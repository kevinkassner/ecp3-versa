==> flow/design.v <==
module pcie_x1 (clk, rstn, led, gpio);
input clk, rstn;
output [7:0] led;
output [23:0] gpio;
reg [23:0] count;
reg [7:0] sreg;
reg shift;
wire rstn;
wire [7:0] led;
wire [23:0] gpio;
assign rst = ~rstn;
always @(posedge clk or posedge rst)
begin
	if (rst)
		count <= 0;
	else
		count <= count + 1;
end
always @(posedge clk or posedge rst)
begin
	if (rst)
		shift <= 0;
	else if (count == 3)
		shift <= 1;
	else
		shift <= 0;
end
always @(posedge clk or posedge rst)
begin
	if (rst) begin
		sreg <= 8'b1111_1110;
	end else if (shift == 1) begin
		sreg <= sreg << 1;
		sreg[0] <= sreg[7];
	end
end
assign led = sreg;
assign gpio = count;
endmodule
* From RTL to reports: pcie_x1
The steps from the RTL of pcie_x1 to its reports follow in flow order.
Lines are those of the file above, counted from 1.
Operators carry their Yosys type and port widths (W data, S select, Z words).
Library cell names are shortened.
The mark -- stands for no value.
- Top module :: pcie_x1
- Clock port :: clk
- Cell library :: sky130hd
- Library corner :: tt_025C_1v80

* Word-level counts
Yosys after proc, flatten, opt, wreduce and memory -nomap, before mapping. Enables and synchronous resets that opt folds into registers are not counted as muxes. Memory bits, and registers merged into a memory's read port (data or address), are not among the register bits. Print and check cells are not counted. Equal cells are merged and count once.
- Add/subtract/negate cells :: 1
- Multiply operators :: 0
- Divide/modulo/power cells :: 0
- Order comparisons :: 0
- Equality and inequality tests :: 1
- Shift-type cells :: 0
- Multiplexer cells :: 1
- Bitwise gates (word level) :: 0
- Reductions and logical operators :: 0
** Operators by type and width (number)
- $add A24 B1 Y24 const B :: 1
- $eq A24 B2 Y1 const B :: 1
- $mux W1 :: 1
- Flip-flop bits (word level) :: 33
- Latch bits :: 0
- RAM bits :: 0
- ROM bits :: 0
- Clocked read ports x word width :: 0
- Memories :: 0
- Bits of input ports :: 2
- Output and inout bits :: 32

* Depth
Yosys ltp: most cells in a row. Word level: on the elaborated netlist, between registers, memories and ports. Mapped: between sequential cells and ports; inverters and the memories' decode and read muxes count.
- Depth in word-level cells :: 2
- ABC_AREA :: 0
- Mapped depth :: 5
- Depth with buffers taken out :: 5

* Netlist
Yosys stat after the flow's synthesis: flattened, memories mapped to cells. It holds for the ABC_AREA given above (unset counts as 0); a run with the other value may have another netlist.
- Mapped cells :: 119
- Synthesis area :: 0.0014802 mm²
- Sequential part of the area :: 0.0008346 mm²
- Flip-flop cells :: 33
- Buffer cells :: 3
** Cell types (number)
- dfrtp_1 :: 26
- dfstp_2 :: 7
- xnor2_1 :: 19
- mux2_2 :: 8
- nand4_1 :: 10
- nand4_4 :: 2
- nand3_1 :: 8
- nor4_1 :: 6
- nand2_1 :: 8
- xor2_1 :: 3
- ha_1 :: 2
- nor4_4 :: 1
- nor2_1 :: 4
- nor3_1 :: 3
- and2_1 :: 2
- and3_1 :: 2
- and4_2 :: 1
- buf_2 :: 2
Not listed: further types 4, cells in them 5.

* Worst setup path after synthesis
Path of least setup slack by OpenSTA after synthesis, without wires, with an ideal clock, recovery checks aside; 20% of the period is set as input and as output delay. Where synthesis merged equal registers, the netlist keeps one of their names.
- Kind :: register to register
- Start point :: register count[2]
- End point :: register count[21]
- Clock period :: 2.04 ns
- Setup time :: 0.126 ns
- Arrival :: 1.340 ns
- Required time :: 1.914 ns
- Slack :: 0.574 ns
- Path delay :: 1.466 ns
- Stages on the path :: 6
- Period reached after synthesis :: 1.466 ns
"path delay" = arrival - input delay + setup time.
"stages on the path": output pins that drive a net of the path, with the launching flip-flop's if there is one; two outputs of one cell count as two.
"period reached after synthesis" is the clock period less the worst setup slack; recovery checks do not enter. This is arithmetic on one report: input and output delays are still those of the set period (20% each).
The rows between start and end are the longest chain of elaborated cells between them; the timing report does not say that the signal goes this way. Where chains are equally long, one stands for them.
A line is the first line of the expression or statement that the cell stems from. Yosys adds cells for indexed reads and writes and turns some case tables into memories.
- Cell sequence :: dfrtp_1 -> buf_2 -> nand4_4 -> nor4_4 -> nand4_1 -> xnor2_1
- Length of the longest elaborated chain :: 1
** Ends and longest elaborated chain, post-synthesis
- start: declaration :: line 5 : reg [23:0] count;
- start: assignment :: line 15 : count <= 0;
- start: assignment :: line 17 : count <= count + 1;
- $add A24 B1 Y24 :: line 17
- end: assignment :: line 15
- end: assignment :: line 17
- end: declaration :: line 5

* Worst path after layout
Path of least setup slack in the final report of entry A (OpenROAD, finished layout, wires in). Where an end is a register, its clock arrival counts in the times.
- Kind :: register to register
- Start point :: register count[11]
- End point :: register count[19]
- Clock period :: 1.08 ns
- Setup time :: 0.11 ns
- Arrival :: 1.64 ns
- Required time :: 1.26 ns
- Slack :: -0.38 ns
- Stages on the path :: 6
The rows between start and end are the longest chain of elaborated cells between them; the timing report does not say that the signal goes this way. Where chains are equally long, one stands for them.
- Cell sequence :: dfrtp_2 -> buf_6 -> nand3_4 -> nor4_4 -> nand4_1 -> xnor2_1
- Length of the longest elaborated chain :: 1
** Ends and longest elaborated chain, after layout
- start: declaration :: line 5 : reg [23:0] count;
- start: assignment :: line 15 : count <= 0;
- start: assignment :: line 17 : count <= count + 1;
- $add A24 B1 Y24 :: line 17
- end: assignment :: line 15
- end: assignment :: line 17
- end: declaration :: line 5

--- measured runs ---
Measured data: module pcie_x1, platform sky130hd, 2 stored runs of the flow under differing settings, order arbitrary. Input and output delays are each 20% of the period that was set; the output load is 0.01 pF.
By "power consumption" is meant OpenSTA's value without simulated activity: inputs other than the clock are taken to toggle once in ten clock periods, and the tool carries that through the logic.

* Entry A
** Files
==> flow/run.sh <==
#!/bin/bash
# the make line also repeats the synthesis and layout settings of config.mk as NAME=value (left out here)
make -C /OpenROAD-flow-scripts/flow DESIGN_CONFIG=/design/flow/config.mk WORK_HOME=/design/flow/orfs CLKGATE_MAP_FILE= finish
==> flow/config.mk <==
export PLATFORM = sky130hd
export DESIGN_NAME = pcie_x1
export DESIGN_NICKNAME = pcie_x1
export VERILOG_FILES = /design/flow/design.v
export SDC_FILE = /design/flow/constraint.sdc
export NUM_CORES = 4
export LEC_CHECK = 0
export ABC_AREA = 0
export CAP_MARGIN = 20
export CELL_PAD_IN_SITES_GLOBAL_PLACEMENT = 0
export CORE_ASPECT_RATIO = 0.61
export CORE_MARGIN = 2
export CORE_UTILIZATION = 39
export CTS_CLUSTER_DIAMETER = 329
export CTS_CLUSTER_SIZE = 81
export HOLD_SLACK_MARGIN = -0.07
export PLACE_DENSITY = 0.53
export SLEW_MARGIN = 35
==> flow/constraint.sdc <==
create_clock -name core_clock -period 1.08 [get_ports {clk}]
set_input_delay 0.2160 -clock core_clock [delete_from_list [all_inputs] [get_ports {clk}]]
set_output_delay 0.2160 -clock core_clock [all_outputs]
set_load 0.01 [all_outputs]
** Results
- Die area :: 0.0043193 mm²
- Netlist area reported by Yosys :: 0.0014802 mm²
- Power consumption :: 2.313 mW
- Standard-cell area after routing :: 0.0027639 mm²
- Worst slack on setup checks :: -0.375 ns

* Entry B
** Files
==> flow/run.sh <==
#!/bin/bash
# the make line also repeats the synthesis and layout settings of config.mk as NAME=value (left out here)
make -C /OpenROAD-flow-scripts/flow DESIGN_CONFIG=/design/flow/config.mk WORK_HOME=/design/flow/orfs CLKGATE_MAP_FILE= finish
==> flow/config.mk <==
export PLATFORM = sky130hd
export DESIGN_NAME = pcie_x1
export DESIGN_NICKNAME = pcie_x1
export VERILOG_FILES = /design/flow/design.v
export SDC_FILE = /design/flow/constraint.sdc
export NUM_CORES = 4
export LEC_CHECK = 0
export ABC_AREA = 0
export CAP_MARGIN = 30
export CELL_PAD_IN_SITES_DETAIL_PLACEMENT = 0
export CORE_MARGIN = 2
export CORE_UTILIZATION = 44
export PLACE_DENSITY_LB_ADDON = 0.25
export SETUP_SLACK_MARGIN = 0.37
export SLEW_MARGIN = 20
==> flow/constraint.sdc <==
create_clock -name core_clock -period 1.39 [get_ports {clk}]
set_input_delay 0.2780 -clock core_clock [delete_from_list [all_inputs] [get_ports {clk}]]
set_output_delay 0.2780 -clock core_clock [all_outputs]
set_load 0.01 [all_outputs]
** Results
- Die area :: 0.003844 mm²
- Netlist area reported by Yosys :: 0.0014802 mm²
- Power consumption :: 1.887 mW
- Standard-cell area after routing :: 0.0026788 mm²
- Worst slack on setup checks :: -0.172 ns
--- end ---
